==> flow/design.v <==
module ee354_GCD(Clk, SCEN, Reset, Start, Ack, Ain, Bin, A, B, AB_GCD, i_count, q_I, q_Sub, q_Mult, q_Done);
	input	Clk, SCEN, Reset, Start, Ack;
	input [7:0] Ain;
	input [7:0] Bin;
	output reg [7:0] A, B, AB_GCD, i_count;		 
	output q_I, q_Sub, q_Mult, q_Done;
	reg [3:0] state;	
	assign {q_Done, q_Mult, q_Sub, q_I} = state;
	localparam 	
	I = 4'b0001, SUB = 4'b0010, MULT = 4'b0100, DONE = 4'b1000, UNK = 4'bXXXX;
	always @ (posedge Clk, posedge Reset)
	begin 
		if(Reset) 
		  begin
			state <= I;
			i_count <= 8'bx;  	 
			A <= 8'bx;		  	 
			B <= 8'bx;
			AB_GCD <= 8'bx;			
		  end
		else				 
				case(state)	
					I:
					begin
						if (Start) state <= SUB;
						i_count <= 0;
						A <= Ain;
						B <= Bin;
						AB_GCD <= 0;
					end		
					SUB: 
		               if (SCEN)  
						begin		
							if (A == B) state <= (i_count == 0) ?  DONE  : MULT  ;
							if (A == B) AB_GCD <= A;		
							if (A < B)
							  begin
                                A <= B; 
                                B <= A;
							  end
							else						 
							  begin	
                                if (((A % 2) == 1) & ((B % 2) == 1))
                                    A <= A - B;
                                else if (((A % 2) == 0) & ((B % 2) == 0))
                                    begin
                                        i_count <= i_count + 1;
                                        A <= A / 2;
                                        B <= B / 2;
                                    end
                                else
                                    begin
                                        if ((A % 2) == 0)
                                            A <= A / 2;
                                        if ((B % 2) == 0)
                                            B <= B / 2;
                                    end
							  end
						end
					MULT:
					  if (SCEN)  
						begin
							if (i_count == 1)
							     state <= DONE;
                            AB_GCD <= AB_GCD * 2;
                            i_count <= i_count - 1;
						end
					DONE:
						if (Ack)	state <= I;
					default:		
						state <= UNK;
				endcase
	end
endmodule
**Tool chain data of ee354_GCD**

Tool output for the design above, in the order of the flow.
Lines are those of the file above, counted from 1.
Operators carry their Yosys type and port widths (W data, S select, Z words).
Not given: --

- Top module: ee354_GCD
- Clock input: Clk
- Cell library: sky130hd
- Library corner: tt_025C_1v80

**Word-level counts**

Source: Yosys, flattened and elaborated, memories not mapped. Widths are those after wreduce. Registers that Yosys merges into a memory's read port (data or address) are not register bits. Print and check cells do not count. Equal cells are merged and count once.

- Register bits after elaboration: 36
- Bits of input ports: 21
- Elaborated cells: 69

- Add/sub/neg operators: 3
- $lt $le $gt $ge: 1
- Equal/unequal tests: 18
- Mux-type cells: 30
- Bitwise logic cells: 2
- Reductions and logical operators: 10

Operator list:

| operator | number |
|---|---|
| $mux W8 | 18 |
| $logic_not A32 Y1 | 2 |
| $pmux W8 S3 | 2 |
| $pmux W8 S2 | 2 |
| $mux W4 | 7 |
| $ne A2 B2 Y1 const B | 9 |
| $pmux W4 S4 | 1 |
| $reduce_and A6 Y1 | 2 |
| $reduce_and A4 Y1 | 2 |
| $add A8 B1 Y8 const B | 1 |
| $sub A8 B1 Y8 const B | 1 |
| $eq A8 B1 Y1 const B | 1 |
| $sub A8 B8 Y8 | 1 |
| $lt A8 B8 Y1 | 1 |
| $eq A8 B8 Y1 | 1 |
| $logic_not A8 Y1 | 1 |
| $ne A5 B5 Y1 const B | 1 |
| $eq A4 B1 Y1 const B | 1 |
| $eq A4 B2 Y1 const B | 1 |
| $eq A4 B3 Y1 const B | 1 |
| $eq A4 B4 Y1 const B | 1 |
| $ne A4 B4 Y1 const B | 1 |
| $ne A3 B3 Y1 const B | 1 |
| $reduce_and A3 Y1 | 1 |
| $reduce_bool A3 Y1 | 1 |
| $and A1 B1 Y1 | 2 |
| $reduce_bool A2 Y1 | 1 |

**Depth**

Depth = most cells in a row (Yosys ltp): at word level without a register or memory, in the mapped netlist without a sequential cell, where the memories' decode and read muxes count.

- Depth in word-level cells: 7
- ABC_AREA: 0
- Mapped depth: 11
- Depth with buffers taken out: 9

**Netlist**

Yosys stat after the flow's synthesis: flattened, memories mapped to cells. It holds for the ABC_AREA given above (unset counts as 0); a run with the other value may have another netlist.

- Mapped cells: 320
- Cell area after synthesis: 0.0027576 mm^2
- Mapped flip-flops: 36
- Buffer cells: 19

Cell types:

| cell | number |
|---|---|
| sky130_fd_sc_hd__dfrtp_1 | 35 |
| sky130_fd_sc_hd__ha_1 | 14 |
| sky130_fd_sc_hd__nor2_1 | 40 |
| sky130_fd_sc_hd__a21oi_1 | 24 |
| sky130_fd_sc_hd__a211oi_1 | 11 |
| sky130_fd_sc_hd__a21o_1 | 11 |
| sky130_fd_sc_hd__a31oi_1 | 13 |
| sky130_fd_sc_hd__nand2_1 | 21 |
| sky130_fd_sc_hd__inv_1 | 19 |
| sky130_fd_sc_hd__mux2i_1 | 7 |
| sky130_fd_sc_hd__a22oi_1 | 9 |
| sky130_fd_sc_hd__o21ai_0 | 13 |
| sky130_fd_sc_hd__o211ai_1 | 7 |
| sky130_fd_sc_hd__clkbuf_8 | 3 |
| sky130_fd_sc_hd__nor3_1 | 8 |
| sky130_fd_sc_hd__o31ai_1 | 5 |
| sky130_fd_sc_hd__buf_6 | 3 |
| sky130_fd_sc_hd__and3_1 | 5 |

Other cell types: 41; their cells: 72.

**Timing after synthesis**

Source: OpenSTA report_checks on the synthesized netlist (no wires, ideal clock, input and output delay 20% of the period each), path of least setup slack; recovery checks are left aside. Register names are those of the netlist, which keeps one name where synthesis merged equal registers.

- Path type: reg2reg
- Start point: register A[0]
- End point: register A[1]
- Clock period: 3.83 ns
- Library setup time: 0.141 ns
- Time at the first pin: 0.000 ns
- Data arrival time: 2.469 ns
- Required time: 3.689 ns
- Slack: 1.219 ns
- Path delay: 2.610 ns
- Stages on the path: 12
- Buffers on the path: 2
- Synthesis period reached: 2.611 ns

"path delay" = arrival - input delay + setup time.
"stages on the path" counts driving pins, that of a launching flip-flop among them; a cell with two outputs on the path counts twice.
"synthesis period reached" = period - worst setup slack (recovery checks aside). The figure is calculated, with input and output delays left at 20% of the set period.
The rows between start and end are the longest chain of elaborated cells between them; the timing report does not say that the signal goes this way. Where chains are equally long, one stands for them.
Each line given opens the expression or statement behind the cell; cells for indexed reads and writes are added by Yosys, which also makes memories of some case tables.
A register here has more assigning lines than the two given.

- Cells stage by stage: sky130_fd_sc_hd__dfrtp_1 sky130_fd_sc_hd__inv_1 sky130_fd_sc_hd__ha_1 sky130_fd_sc_hd__fa_1 sky130_fd_sc_hd__nand2b_1 sky130_fd_sc_hd__a211oi_1 sky130_fd_sc_hd__nand2b_1 sky130_fd_sc_hd__buf_2 sky130_fd_sc_hd__buf_1 sky130_fd_sc_hd__o211ai_1 sky130_fd_sc_hd__o211ai_1 sky130_fd_sc_hd__a31oi_1
- Length of the longest elaborated chain: 7
- Elaborated cells on any way between the ends: 13
- Those cells by class: 1 x add/sub; 1 x compare; 1 x eq/ne; 6 x mux; 2 x logic; 2 x reduce/logical

Ends and longest elaborated chain, after synthesis:

| element | line | RTL |
|---|---|---|
| start: declaration | 5 | `output reg [7:0] A, B, AB_GCD, i_count;` |
| start: assignment | 27 | `A <= Ain;` |
| start: assignment | 44 | `A <= A - B;` |
| $logic_not A32 Y1 | 53 | `if ((A % 2) == 0)` |
| $mux W8 | 53 |  |
| $mux W8 | 45 | `else if (((A % 2) == 0) & ((B % 2) == 0))` |
| $mux W8 | 43 | `if (((A % 2) == 1) & ((B % 2) == 1))` |
| $mux W8 | 36 | `if (A < B)` |
| $mux W8 | 32 | `if (SCEN)` |
| $pmux W8 S2 | 22 | `case(state)` |
| end: assignment | 27 |  |
| end: assignment | 44 |  |
| end: declaration | 5 |  |

**Path in the finished layout**

From the final timing report of run 1: the path of least setup slack in the routed layout; clock arrival at registers is part of the times.

- Path type: reg2reg
- Start point: register A[0]
- End point: register B[5]
- Clock period: 4.92 ns
- Library setup time: 0.11 ns
- Time at the first pin: 0.29 ns
- Data arrival time: 3.37 ns
- Required time: 5.10 ns
- Slack: 1.74 ns
- Stages on the path: 10
- Buffers on the path: 0

The rows between start and end are the longest chain of elaborated cells between them; the timing report does not say that the signal goes this way. Where chains are equally long, one stands for them.
A register here has more assigning lines than the two given.

- Cells stage by stage: sky130_fd_sc_hd__dfrtp_1 sky130_fd_sc_hd__inv_1 sky130_fd_sc_hd__ha_1 sky130_fd_sc_hd__fa_1 sky130_fd_sc_hd__nand2b_1 sky130_fd_sc_hd__a211oi_1 sky130_fd_sc_hd__nand2b_1 sky130_fd_sc_hd__a31o_2 sky130_fd_sc_hd__a211oi_1 sky130_fd_sc_hd__a21o_1
- Length of the longest elaborated chain: 7
- Elaborated cells on any way between the ends: 12
- Those cells by class: 1 x compare; 2 x eq/ne; 5 x mux; 2 x logic; 2 x reduce/logical

Ends and longest elaborated chain, after layout:

| element | line | RTL |
|---|---|---|
| start: declaration | 5 | `output reg [7:0] A, B, AB_GCD, i_count;` |
| start: assignment | 27 | `A <= Ain;` |
| start: assignment | 44 | `A <= A - B;` |
| $logic_not A32 Y1 | 45 | `else if (((A % 2) == 0) & ((B % 2) == 0))` |
| $and A1 B1 Y1 | 45 |  |
| $mux W8 | 45 |  |
| $mux W8 | 43 | `if (((A % 2) == 1) & ((B % 2) == 1))` |
| $mux W8 | 36 | `if (A < B)` |
| $mux W8 | 32 | `if (SCEN)` |
| $pmux W8 S2 | 22 | `case(state)` |
| end: assignment | 28 | `B <= Bin;` |
| end: assignment | 49 | `B <= B / 2;` |
| end: declaration | 5 |  |

--- measured runs ---
Flow measurements of ee354_GCD on sky130hd: 2 stored runs with different settings, listed in no order. Input and output delays are each 20% of the period that was set; the output load is 0.01 pF.
By "worst setup path time" is meant the share of the clock period that the worst setup path is allowed (20% is reserved at inputs, 20% at outputs), minus its slack. Clock arrival times at its registers enter into it.

### Run 1

Settings: `period_ns=4.92`, `CORE_UTILIZATION=15`, `SETUP_SLACK_MARGIN=-0.43`, `PLACE_DENSITY=0.82`, `CELL_PAD_IN_SITES_DETAIL_PLACEMENT=0`, `GPL_TIMING_DRIVEN=1`, `SLEW_MARGIN=15`, `CAP_MARGIN=20`, `CORE_MARGIN=2`

- Total negative setup slack: 0.000 ns
- Utilization after layout: 20.4%
- Std-cell area (final layout): 0.003671 mm^2
- Worst setup path time: 3.18 ns
- Worst setup path type: reg2reg
- Smallest setup slack: 1.735 ns
- Die outline area: 0.0194854 mm^2
- Mapped cell area after synthesis: 0.0027576 mm^2

### Run 2

Settings: `period_ns=2.09`, `CORE_UTILIZATION=37`, `SETUP_SLACK_MARGIN=0.14`, `PLACE_DENSITY_LB_ADDON=0.25`, `CORE_ASPECT_RATIO=0.55`, `TNS_END_PERCENT=25`, `GPL_TIMING_DRIVEN=0`, `MIN_ROUTING_LAYER=met1`, `MAX_ROUTING_LAYER=met4`, `CAP_MARGIN=20`, `CORE_MARGIN=2`, `SLEW_MARGIN=20`

- Total negative setup slack: -4.925 ns
- Utilization after layout: 61.3%
- Std-cell area (final layout): 0.0044443 mm^2
- Worst setup path time: 2.32 ns
- Worst setup path type: reg2reg
- Smallest setup slack: -0.232 ns
- Die outline area: 0.0081909 mm^2
- Mapped cell area after synthesis: 0.0027576 mm^2
--- end ---
