==> flow/design.v <==
module divider_timing (Xin, Yin, Start, Ack, Clk, Reset,  SCEN,   
                Done, Quotient, Remainder, Qi, Qc, Qd);
input [7:0] Xin, Yin;
input Start, Ack, Clk, Reset;
output Done;
input SCEN;
output [7:0] Quotient, Remainder;
output Qi, Qc, Qd;
reg [7:0] Quotient;   
reg [7:0] x, y;
reg [2:0] state;
localparam
INITIAL = 3'b001,
COMPUTE	= 3'b010,
DONE_S	= 3'b100;
reg [7:0] x_temp, Quo_temp;
assign {Qd, Qc, Qi} = state;
always @(posedge Clk, posedge Reset) 
  begin  : CU_n_DU
    if (Reset)
       begin
            state       <= INITIAL;
            x           <= 8'bXXXX_XXXX;     
            y           <= 8'bXXXX_XXXX;     
            Quotient    <= 8'bXXXX_XXXX;      
       end
    else
       begin
         (* full_case, parallel_case *)
         case (state)
            INITIAL : 
              begin
                  if (Start)
                      state <= COMPUTE;
                      x <= Xin;
                      y <= Yin;
                      Quotient <= 0;
              end
            COMPUTE :
			  if (SCEN)   
              begin
                  if (x < y)
                      state <= DONE_S;
		  x_temp = x;
		  Quo_temp = Quotient;
                  if (x_temp >= y)
                      begin
                          x_temp = x_temp - y;
                          Quo_temp = Quo_temp + 1;
                      end
                  if (x_temp >= y)
                      begin
                          x_temp = x_temp - y;
                          Quo_temp = Quo_temp + 1;
                      end
		  x <= x_temp;
		  Quotient <= Quo_temp;
              end 
            DONE_S  :
              begin  
                  if (Ack)
                      state <= INITIAL;
              end    
      endcase
    end 
  end
assign Remainder = x;
assign Done = (state == DONE_S) ;
endmodule   
==> Reports on divider_timing <==
Tool output for the design above, in the order of the flow.
Lines are those of the file above, counted from 1.
Operators: Yosys type, input widths -> output width; for muxes data width and select width s.
Library cell names are shortened.
{ "design": {"design": "divider_timing", "clock": "Clk", "library": "sky130hd", "pvt_corner": "tt_025C_1v80"} }

==> Elaborated design <==
Yosys after proc, flatten, opt, wreduce and memory -nomap, before mapping. Memory bits, and registers merged into a memory's read port (data or address), are not among the register bits. Print and check cells are not counted. Equal cells are merged and count once.
{ "op_classes": {"muxes": 17, "n_cmp": 3, "equal": 7, "add_sub_neg": 4, "reduce_logical": 4} }
{ "ops": {"columns": ["operator", "count"], "rows": [
  ["$mux 8", 10],
  ["$pmux 8 s2", 2],
  ["$add 8x1->8 const B", 2],
  ["$sub 8x8->8", 2],
  ["$ge 8x8->1", 2],
  ["$mux 3", 4],
  ["$pmux 3 s3", 1],
  ["$ne 2x2->1 const B", 4],
  ["$lt 8x8->1", 1],
  ["$reduce_and 5->1", 1],
  ["$eq 3x1->1 const B", 1],
  ["$eq 3x2->1 const B", 1],
  ["$eq 3x3->1 const B", 1],
  ["$reduce_bool 3->1", 1],
  ["$reduce_and 2->1", 1],
  ["$reduce_bool 2->1", 1]
]} }
{ "word_totals": {"word_cells": 39, "regBits": 27, "out_inout_bits": 20} }

==> Depth <==
Yosys ltp: most cells in a row. Word level: on the elaborated netlist, between registers, memories and ports. Mapped: between sequential cells and ports; inverters and the memories' decode and read muxes count.
{ "depth": {"ltp_word": 8, "abc_area": 0, "depth_mapped": 19, "ltp_nobuf": 18} }

==> After synthesis <==
Source: synth_stat.txt of the flow (Yosys; design flattened, memories mapped). It holds for the ABC_AREA given above (unset counts as 0); a run with the other value may have another netlist.
The area totals of this step are shown rounded.
{ "types": {"columns": ["cell_type", "count", "area_total_um2"], "rows": [
  ["dfrtp_1", 26, 650.624],
  ["ha_1", 18, 225.216],
  ["o21ai_0", 31, 155.149],
  ["nand2_1", 33, 123.869],
  ["a21oi_1", 19, 95.091],
  ["xnor2_1", 8, 70.067],
  ["inv_1", 18, 67.565],
  ["o21a_1", 9, 67.565],
  ["mux2i_1", 6, 60.058],
  ["nor2_1", 16, 60.058],
  ["nand3_1", 9, 45.043],
  ["o211ai_1", 6, 45.043],
  ["xor2_1", 5, 43.792],
  ["fa_1", 2, 40.038],
  ["and3_1", 6, 37.536],
  ["and2_1", 5, 31.28],
  ["dfstp_2", 1, 26.275],
  ["a211oi_2", 2, 25.024]
]} }
Other cell types: 43; their cells: 75.
{ "mapped": {"ffs": 27, "buffers": 9, "mapped_area_um2": 2440, "mapped_cells": 295, "seq_area_um2": 677} }

==> Worst setup path after synthesis <==
Source: OpenSTA report_checks on the synthesized netlist (no wires, ideal clock, input and output delay 20% of the period each), path of least setup slack; recovery checks are left aside. Register names are those of the netlist, which keeps one name where synthesis merged equal registers.
{ "synth_timing": {"kind": "register -> register", "start": "register x[0]", "end": "register Quotient[7]", "path_buffers": 1, "arrival_ns": 3.964, "path_stages": 18, "setup_slack_ns": 0.775, "required_time_ns": 4.738, "clock_period_ns": 4.82, "setup_ns": 0.082, "path_delay_ns": 4.046, "launch_ns": 0.000, "synth_period_reached_ns": 4.045} }
"path_delay_ns" is the arrival time less input delay plus setup time.
"path_stages" counts driving pins, that of a launching flip-flop among them; a cell with two outputs on the path counts twice.
"synth_period_reached_ns" = period - worst setup slack (recovery checks aside). The figure is calculated, with input and output delays left at 20% of the set period.
The rows between start and end are the longest chain of elaborated cells between them; the timing report does not say that the signal goes this way. Where chains are equally long, one stands for them.
Each line given opens the expression or statement behind the cell; cells for indexed reads and writes are added by Yosys, which also makes memories of some case tables.
A register here has more assigning lines than the two given.
{ "synth_via": {"cell_sequence": "dfrtp_1 -> inv_1 -> ha_1 -> inv_1 -> fa_1 -> nand3_1 -> a31oi_4 -> nor2_4 -> mux2_2 -> fa_1 -> a211oi_2 -> o21ai_1 -> a2111o_1 -> o21a_1 -> buf_6 -> and3_4 -> a311o_1 -> a31oi_1", "elab_chain_len": 8, "cells_between": 13, "lines_between": 6, "cone_classes": "add/sub (2); compare (2); mux (9)"} }
{ "synth_rtl": {"columns": ["item", "line", "rtl"], "rows": [
  ["from (decl)", 10, "reg [7:0] x, y;"],
  ["from (assign)", 35, "x <= Xin;"],
  ["from (assign)", 56, "x <= x_temp;"],
  ["$ge 8x8->1", 46, "if (x_temp >= y)"],
  ["$mux 8", 46, null],
  ["$mux 8", 40, "if (SCEN)"],
  ["$mux 8", 30, "case (state)"],
  ["$add 8x1->8", 54, "Quo_temp = Quo_temp + 1;"],
  ["$mux 8", 51, "if (x_temp >= y)"],
  ["$mux 8", 40, null],
  ["$pmux 8 s2", 30, null],
  ["to (assign)", 25, "Quotient    <= 8'bXXXX_XXXX;"],
  ["to (assign)", 57, "Quotient <= Quo_temp;"],
  ["to (decl)", 7, "output [7:0] Quotient, Remainder;"]
]} }

==> Timing after layout <==
Path of least setup slack in the final report of entry A (OpenROAD, finished layout, wires in). Where an end is a register, its clock arrival counts in the times.
{ "layout_timing": {"kind": "register -> register", "start": "register y[1]", "end": "register Quotient[7]", "setup_slack_ns": 1.23, "setup_ns": 0.08, "required_time_ns": 5.66, "launch_ns": 0.27, "path_buffers": 0, "arrival_ns": 4.43, "clock_period_ns": 5.47, "path_stages": 15} }
The rows between start and end are the longest chain of elaborated cells between them; the timing report does not say that the signal goes this way. Where chains are equally long, one stands for them.
A register here has more assigning lines than the two given.
{ "layout_via": {"cell_sequence": "dfrtp_1 -> inv_1 -> ha_1 -> nor2b_1 -> o21ai_0 -> a21boi_0 -> o31a_1 -> o41ai_2 -> ha_1 -> o21a_1 -> a2111o_1 -> o21a_2 -> and3_4 -> a311o_1 -> a31oi_1", "elab_chain_len": 8, "cells_between": 13, "lines_between": 6, "cone_classes": "add/sub (2); compare (2); mux (9)"} }
{ "layout_rtl": {"columns": ["item", "line", "rtl"], "rows": [
  ["from (decl)", 10, "reg [7:0] x, y;"],
  ["from (assign)", 24, "y           <= 8'bXXXX_XXXX;"],
  ["from (assign)", 36, "y <= Yin;"],
  ["$ge 8x8->1", 46, "if (x_temp >= y)"],
  ["$mux 8", 46, null],
  ["$mux 8", 40, "if (SCEN)"],
  ["$mux 8", 30, "case (state)"],
  ["$add 8x1->8", 54, "Quo_temp = Quo_temp + 1;"],
  ["$mux 8", 51, "if (x_temp >= y)"],
  ["$mux 8", 40, null],
  ["$pmux 8 s2", 30, null],
  ["to (assign)", 25, "Quotient    <= 8'bXXXX_XXXX;"],
  ["to (assign)", 57, "Quotient <= Quo_temp;"],
  ["to (decl)", 7, "output [7:0] Quotient, Remainder;"]
]} }

# Flow runs of divider_timing

Module divider_timing, platform sky130hd: 2 stored runs of the flow (Yosys, OpenROAD) with differing settings, in no particular order. Input and output delays are each 20% of the period that was set; the output load is 0.01 pF.
"achieved clock period": clock period set for the run, less the worst setup slack. It is reckoned from that one timing run; input and output delays stay at 20% of the period that was set.
"time used up by the worst setup path" is the time allowed to the run's worst setup path (the clock period less input and output delay, where it has them) less its slack. Clock arrival times count: a late capture clock shortens it, a late launch clock lengthens it.
"power" is the tool's figure for a default switching activity; nothing was simulated.
The measured numbers are rounded.

==> entry A: settings <==
{ "period_ns": 5.47, "CORE_UTILIZATION": 15, "SETUP_SLACK_MARGIN": 0.98, "PLACE_DENSITY_LB_ADDON": 0.27, "CORE_ASPECT_RATIO": 0.72, "TNS_END_PERCENT": 95, "ABC_AREA": 0, "CTS_CLUSTER_SIZE": 50, "CTS_CLUSTER_DIAMETER": 27, "CAP_MARGIN": 5, "SLEW_MARGIN": 40, "MAX_ROUTING_LAYER": "met5", "CORE_MARGIN": 2 }
==> entry A: results <==
time used up by the worst setup path: 4.24 ns
critical path kind: register -> register
area of the synthesized netlist: 2440 µm²
post-route setup TNS: 0.000 ns
area of the standard cells in the finished layout: 3190 µm²
final utilization: 20.0 %
power: 0.428 mW
overall die area: 17300 µm²
achieved clock period: 4.237 ns
lowest setup slack: 1.23 ns
smallest hold slack: 0.505 ns

==> entry B: settings <==
{ "period_ns": 2.86, "CORE_UTILIZATION": 44, "CORE_ASPECT_RATIO": 0.92, "CORE_MARGIN": 3, "CTS_CLUSTER_DIAMETER": 24, "SLEW_MARGIN": 25, "CAP_MARGIN": 20 }
==> entry B: results <==
time used up by the worst setup path: 3.93 ns
critical path kind: register -> register
area of the synthesized netlist: 2440 µm²
post-route setup TNS: -15.5 ns
area of the standard cells in the finished layout: 3900 µm²
final utilization: 74.3 %
power: 0.755 mW
overall die area: 6480 µm²
achieved clock period: 3.928 ns
lowest setup slack: -1.07 ns
smallest hold slack: 0.545 ns
